==> flow/design.v <==
module lab5iram1A
(
  input         CLK,
  input         RESET,
  input  [ 7:0] ADDR,
  output [15:0] Q
);
  reg  [15:0] mem [0:127];  
  wire [ 6:0] SADDR;
  integer     i;
  assign SADDR = ADDR[7:1];
  assign Q     = mem[SADDR];
  always @ ( posedge CLK )
  begin
    if ( RESET ) begin
         mem[0]  <= 16'b1111000000000001;  
         mem[1]  <= 16'b0101000101111111;  
         mem[2]  <= 16'b0010101001111001;  
         mem[3]  <= 16'b0010101010111010;  
         mem[4]  <= 16'b1111000001011001;  
         mem[5]  <= 16'b0101011011111111;  
         mem[6]  <= 16'b1111000010100001;  
         mem[7]  <= 16'b0101100100111111;  
         mem[8]  <= 16'b0000000000000000;  
         mem[9]  <= 16'b1111001100101101;  
         mem[10] <= 16'b1111011010110101;  
         mem[11] <= 16'b1111101110111110;  
         mem[12] <= 16'b0101000101000100;  
         mem[13] <= 16'b0100101111110110;  
         mem[14] <= 16'b0110111101000001;  
         mem[15] <= 16'b1111000101110000;  
         mem[16] <= 16'b1111111000111011;  
         mem[17] <= 16'b0110111101000001;  
         mem[18] <= 16'b1111110101110000;  
         mem[19] <= 16'b1111111000111011;  
         mem[20] <= 16'b0110111101000001;  
         mem[21] <= 16'b1111110101110000;  
         mem[22] <= 16'b1111111000111011;  
         mem[23] <= 16'b0110111101000001;  
         mem[24] <= 16'b1111110101110000;  
         mem[25] <= 16'b1111111000111011;  
         mem[26] <= 16'b0110111101000001;  
         mem[27] <= 16'b1111110101110000;  
         mem[28] <= 16'b1111111000111011;  
         mem[29] <= 16'b0110111101000001;  
         mem[30] <= 16'b1111110101110000;  
         mem[31] <= 16'b1111111000111011;  
         mem[32] <= 16'b0110111101000001;  
         mem[33] <= 16'b1111110101110000;  
         mem[34] <= 16'b1111111000111011;  
         mem[35] <= 16'b0110111101000001;  
         mem[36] <= 16'b1111110101110000;  
         mem[37] <= 16'b0100000110111111;  
         mem[38] <= 16'b0101000101111000;  
         mem[39] <= 16'b0101000001001000;  
         mem[40] <= 16'b1111001110100001;  
         mem[41] <= 16'b0100101100000110;  
         for(i = 42; i < 128; i = i + 1)
            mem[i] <= 16'b1111000000000111;
      end
  end
endmodule
**From RTL to reports: lab5iram1A**

The steps from the RTL of lab5iram1A to its reports follow in flow order.
Lines are those of the file above, counted from 1.
Library cell names are shortened.
The mark - stands for no value.

- Top module: lab5iram1A
- Clock input: CLK
- Library: sky130hd
- Library corner: tt_025C_1v80

**Word-level counts**

Counts by Yosys on the flattened word-level netlist (proc, flatten, opt, wreduce). Print and check cells are left out. Cells with the same type and inputs are merged into one.

- Register bits: 0
- Input bits: 10
- Output and inout port bits: 16
- Cells after elaboration: 133

- Eq/ne operators: 127
- Muxes and demuxes: 1
- Reduce/logical cells: 5

Operators with widths:

| kind | number |
|---|---|
| equality test 7 bit with constant B | 64 |
| case mux 16 bit (select 24 bit) | 1 |
| equality test 7 x 6 -> 1 bit with constant B | 32 |
| equality test 7 x 5 -> 1 bit with constant B | 16 |
| OR reduction 86 bit | 1 |
| equality test 7 x 4 -> 1 bit with constant B | 8 |
| equality test 7 x 3 -> 1 bit with constant B | 4 |
| equality test 7 x 2 -> 1 bit with constant B | 2 |
| OR reduction 7 bit | 2 |
| OR reduction 8 bit | 1 |
| equality test 7 x 1 -> 1 bit with constant B | 1 |
| zero test 7 bit | 1 |

**Logic depth**

Yosys ltp: most cells in a row. Word level: on the elaborated netlist, between registers, memories and ports. Mapped: between sequential cells and ports; inverters and the memories' decode and read muxes count.

- Word-level depth: 3
- ABC_AREA: 0
- Gate-level depth with buffers: 8
- Gate-level depth less buffers: 6

**Synthesis result**

Yosys stat after the flow's synthesis: flattened, memories mapped to cells. It holds for the ABC_AREA given above (unset counts as 0); a run with the other value may have another netlist.
The area totals of this step are shown rounded.

Cell types:

| cell | number | area in all (sq um) |
|---|---|---|
| a21oi_1 | 24 | 120.115 |
| o21ai_0 | 23 | 115.11 |
| nand2_1 | 20 | 75.072 |
| nor2_1 | 19 | 71.318 |
| nand2b_1 | 8 | 50.048 |
| nor2b_1 | 7 | 43.792 |
| buf_2 | 7 | 35.034 |
| a31oi_1 | 5 | 31.28 |
| clkbuf_1 | 8 | 30.029 |
| o211ai_1 | 4 | 30.029 |
| a221oi_1 | 3 | 26.275 |
| xnor2_1 | 3 | 26.275 |
| nor3_1 | 5 | 25.024 |
| a22oi_1 | 3 | 22.522 |
| nand3_1 | 4 | 20.019 |
| a2bb2oi_2 | 1 | 15.014 |
| nand3b_1 | 2 | 15.014 |
| nor3b_1 | 2 | 15.014 |

Other cell types: 26; their cells: 29.

- Standard cells after synthesis: 177
- Mapped area: 992 sq um
- Sequential part of the area: 0.0 sq um
- Flip-flops: 0
- Buffer cells: 18

**Worst setup path after synthesis**

OpenSTA on the mapped netlist: ideal clock, no wires. The path of least setup slack (recovery checks aside). Input and output delay are each 20% of the period. Register names are those of the netlist, which keeps one name where synthesis merged equal registers.

- Path kind: input to output
- Start point: in ADDR[7]
- End point: out Q[13]
- Period: 2390 ps
- Input delay: 478 ps
- External output delay: 478 ps
- Launch time at the first pin: 478 ps
- Arrival time: 1723 ps
- Required time: 1912 ps
- Slack: 189 ps
- Path delay: 1245 ps
- Driving pins on the path: 6
- Buffers on the path: 0
- Synthesis period reached: 2201 ps

"path delay" is the arrival time less input delay plus setup time.
A path that ends at an output port has no setup time.
"driving pins on the path": output pins that drive a net of the path, with the launching flip-flop's if there is one; two outputs of one cell count as two.
"synthesis period reached" = period - worst setup slack (recovery checks aside). The figure is calculated, with input and output delays left at 20% of the set period.
The rows between start and end are the longest chain of elaborated cells between them; the timing report does not say that the signal goes this way. Where chains are equally long, one stands for them.
A line is the first line of the expression or statement that the cell stems from. Yosys adds cells for indexed reads and writes and turns some case tables into memories.

- Path through: or3b_4 > a21oi_1 > a21oi_1 > a221o_1 > and2_4 > nand2_1
- Length of the longest elaborated chain: 3
- Elaborated cells on any way between the ends: 133
- Source lines of those cells: 1
- Classes of those cells: eq/ne: 127; mux: 1; reduce/logical: 5

Ends and longest elaborated chain, after synthesis:

| element | RTL line | RTL |
|---|---|---|
| from (decl) | 5 | `input  [ 7:0] ADDR,` |
| equality test 7 bit | 12 | `assign Q     = mem[SADDR];` |
| OR reduction 86 bit | - |  |
| case mux 16 bit (select 24 bit) | 12 |  |
| to (decl) | 6 | `output [15:0] Q` |

**Worst path after layout**

Path of least setup slack in the final report of run 2 (OpenROAD, finished layout, wires in). Where an end is a register, its clock arrival counts in the times.
The report prints the path's times to 10 ps; the period is as set.

- Path kind: input to output
- Start point: in ADDR[5]
- End point: out Q[12]
- Period: 1780 ps
- Input delay: 360 ps
- External output delay: 360 ps
- Launch time at the first pin: 360 ps
- Arrival time: 1840 ps
- Required time: 1420 ps
- Slack: -420 ps
- Driving pins on the path: 8
- Buffers on the path: 2

The rows between start and end are the longest chain of elaborated cells between them; the timing report does not say that the signal goes this way. Where chains are equally long, one stands for them.

- Path through: buf_8 > or3b_4 > a21oi_2 > a21oi_1 > a221o_1 > and2_4 > o211ai_2 > buf_2
- Length of the longest elaborated chain: 3
- Elaborated cells on any way between the ends: 133
- Source lines of those cells: 1
- Classes of those cells: eq/ne: 127; mux: 1; reduce/logical: 5

Ends and longest elaborated chain, post-layout:

| element | RTL line | RTL |
|---|---|---|
| from (decl) | 5 | `input  [ 7:0] ADDR,` |
| equality test 7 bit | 12 | `assign Q     = mem[SADDR];` |
| OR reduction 86 bit | - |  |
| case mux 16 bit (select 24 bit) | 12 |  |
| to (decl) | 6 | `output [15:0] Q` |

Wiki page: lab5iram1A / flow data

Below are 2 stored runs of the flow (Yosys, OpenROAD; platform sky130hd) on lab5iram1A, each with its settings and what was measured, unordered. Constraints: input delay and output delay 20% of the set period each, output load 0.01 pF.
"achieved clock period": clock period set for the run, less the worst setup slack. It is reckoned from that one timing run; input and output delays stay at 20% of the period that was set.
By "worst path time" is meant the share of the clock period that the worst setup path is allowed (20% is reserved at inputs, 20% at outputs), minus its slack. Clock arrival times at its registers enter into it.
"total power of the final layout" rests on the timing tool's default activity at the inputs, not on a simulated workload.
"worst path time" is known to 10 ps.
Values from the reports are rounded here.
A setting shown as - is not set for that run.
Among the results, - means that no value is shown for the run.

| item | run 1 | run 2 |
|---|---|---|
| period_ns | 2.46 | 1.78 |
| CORE_UTILIZATION | 59 | 19 |
| SETUP_SLACK_MARGIN | 0.21 | 0.5 |
| PLACE_DENSITY_LB_ADDON | 0.04 | 0.07 |
| CORE_ASPECT_RATIO | 0.84 | - |
| CORE_MARGIN | 2 | 6 |
| CELL_PAD_IN_SITES_GLOBAL_PLACEMENT | 0 | - |
| CELL_PAD_IN_SITES_DETAIL_PLACEMENT | 0 | - |
| ABC_AREA | 0 | - |
| GPL_ROUTABILITY_DRIVEN | 0 | 1 |
| CTS_CLUSTER_DIAMETER | 355 | - |
| SLEW_MARGIN | 0 | 20 |
| MAX_ROUTING_LAYER | met5 | met5 |
| CAP_MARGIN | 20 | 30 |
| achieved clock period (ps) | - | 2200 |
| total negative slack on setup checks (ps) | - | -4860 |
| final utilization (%) | - | 45.6 |
| standard-cell area after layout (sq um) | - | 2220 |
| total power of the final layout (µW) | - | 576 |
| smallest setup slack (ps) | - | -420 |
| post-route worst hold slack (ps) | - | 1190 |
| full die area (sq um) | - | 7100 |
| netlist area reported by Yosys (sq um) | - | 992 |
| worst path time (ps) | - | 1490 |
| critical path kind | - | input to output |

Run 1: incomplete, placement halted on DPL-0033
